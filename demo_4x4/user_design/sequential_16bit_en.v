==> flow/design.v <==
module sequential_16bit_en #(
    parameter WIDTH = 8
)(input wire clk, input wire [WIDTH-1:0] io_in, output wire [WIDTH-1:0] io_out, output wire [WIDTH-1:0] io_oeb);
    wire rst = io_in[0];
    wire en = io_in[1];
    reg [WIDTH-1:0] ctr;
    always @(posedge clk)
        if (en)
            if (rst)
                ctr <= 0;
            else
                ctr <= ctr + 1'b1;
        else
            ctr <= ctr;
    assign io_out = ctr;
    assign io_oeb = {WIDTH{1'b1}};
endmodule
# == Step by step through the tools: sequential_16bit_en ==
# The steps from the RTL of sequential_16bit_en to its reports follow in flow order.
# Line numbers count from 1 in the design file above.
# Cell names lack the library's common part.
# Not given: -
# inputs
top,sequential_16bit_en
clk_port,clk
lib,sky130hd
lib_corner,tt_025C_1v80

# == Word level ==
# Source: Yosys, flattened and elaborated, memories not mapped. Widths are those after wreduce; folded enables and synchronous resets count as part of the registers. Registers that Yosys merges into a memory's read port (data or address) are not register bits. Print and check cells do not count. Equal cells are merged and count once.
# bits
ff_bits,8
elab_cells,2
# classes
n_addsub,1
# op_table
op,count
adder 8 x 1 -> 8 bit (second input constant),1

# == Depth ==
# Depth = most cells in a row (Yosys ltp): at word level without a register or memory, in the mapped netlist without a sequential cell, where the memories' decode and read muxes count.
# logic_depth
word_depth,1
ABC_AREA,0
mapped_depth,4
depth_no_buf,4

# == Synthesis result ==
# Source: synth_stat.txt of the flow (Yosys; design flattened, memories mapped). It holds for the ABC_AREA given above (unset counts as 0); a run with the other value may have another netlist.
# mapped
stdcells,42
synth_area_um2,447.9
seqArea_um2,240.2
ff_cells,8
buf_cells,9
# types
cell,count
edfxtp_1,8
buf_4,8
or3_1,3
xnor2_1,2
a21oi_1,3
nor2_1,4
o21ai_0,3
ha_1,1
nand3_1,2
xor2_1,1
and3_2,1
nand4_1,1
nor2b_1,1
clkbuf_1,1
conb_1,1
inv_1,1
nand2_1,1

# == Path before layout ==
# Source: OpenSTA report_checks on the synthesized netlist (no wires, ideal clock, input and output delay 20% of the period each), path of least setup slack; recovery checks are left aside. Register names are those of the netlist, which keeps one name where synthesis merged equal registers.
# synth_path
path_kind,register -> register
startpoint,reg ctr[0]
endpoint,reg ctr[6]
period_ns,2.29
setup_time_ns,0.146
t_first_pin_ns,0.000
arrival_ns,1.216
required_time_ns,2.144
setup_slack_ns,0.928
path_delay_ns,1.362
path_stages,5
synth_period_reached_ns,1.362
# "path_delay_ns" = arrival - input delay + setup time.
# "path_stages": output pins that drive a net of the path, with the launching flip-flop's if there is one; two outputs of one cell count as two.
# "synth_period_reached_ns" = period - worst setup slack (recovery checks aside). The figure is calculated, with input and output delays left at 20% of the set period.
# The rows between start and end are the longest chain of elaborated cells between them; the timing report does not say that the signal goes this way. Where chains are equally long, one stands for them.
# A line is the first line of the expression or statement that the cell stems from. Yosys adds cells for indexed reads and writes and turns some case tables into memories.
# At most two assigning lines are given for a register; there are more.
# synth_between
cell_sequence,edfxtp_1 > ha_1 > nand3_1 > or3_1 > a21oi_1
elab_chain_cells,1
cone_cells,1
classes_between,add/sub: 1
# synth_rtl
element,line_no,rtl
from (decl),6,reg [WIDTH-1:0] ctr;
from (assign),12,ctr <= ctr + 1'b1;
from (assign),14,ctr <= ctr;
adder 8 x 1 -> 8 bit,12,
to (assign),12,
to (assign),14,
to (decl),6,

# == Timing after layout ==
# Path of least setup slack in the final report of entry B (OpenROAD, finished layout, wires in). Where an end is a register, its clock arrival counts in the times.
# layout_path
path_kind,register -> output
startpoint,reg ctr[2]
endpoint,out io_out[2]
period_ns,1.65
t_first_pin_ns,0.25
arrival_ns,1.15
required_time_ns,1.32
setup_slack_ns,0.17
path_stages,2
# At most two assigning lines are given for a register; there are more.
# layout_between
cell_sequence,edfxtp_1 > clkdlybuf4s50_1
elab_chain_cells,0
cone_cells,0
# layout_rtl
element,line_no,rtl
from (decl),6,reg [WIDTH-1:0] ctr;
from (assign),12,ctr <= ctr + 1'b1;
from (assign),14,ctr <= ctr;
to (decl),3,")(input wire clk, input wire [WIDTH-1:0] io_in, output wire [WIDTH-1:0] io_out, output wire [WIDTH-1:0] io_oeb ..."

# Flow measurements of sequential_16bit_en on sky130hd: 2 stored runs with different settings, listed in no order. Input and output delays are each 20% of the period that was set; the output load is 0.01 pF.
# "timing.achieved_period_ns" means the clock period less the worst setup slack. The figure is calculated, with input and output delays left at 20% of the set period.
# By "worst_path_ns" is meant the share of the clock period that the worst setup path is allowed (20% is reserved at inputs, 20% at outputs), minus its slack. Clock arrival times at its registers enter into it.
# "power.total_uw": no workload was simulated; the value follows from the tool's default switching activity.
# Among the settings, - means not set for that run.
# Results: - = not shown.
name,entry A,entry B
period_ns,1.81,1.65
CORE_UTILIZATION,70,40
CORE_MARGIN,6,2
CELL_PAD_IN_SITES_DETAIL_PLACEMENT,1,-
TNS_END_PERCENT,10,-
CTS_CLUSTER_SIZE,87,-
CAP_MARGIN,15,20
SLEW_MARGIN,20,20
SETUP_SLACK_MARGIN,-,0.12
utilization_frac,-,0.562
power.total_uw,-,490.7
design_die_area_um2,-,1403.6
worst_path_ns,-,1.15
worst_path_kind,-,register -> output
synth_chip_area_um2,-,447.9
timing.achieved_period_ns,-,1.475
finalCellArea_um2,-,608.1
timing.setup.ws_ns,-,0.175
final_setup_tns_ns,-,0.000
ws_hold_ns,-,0.661
# Entry A: incomplete, floorplanning halted on PDN-0185
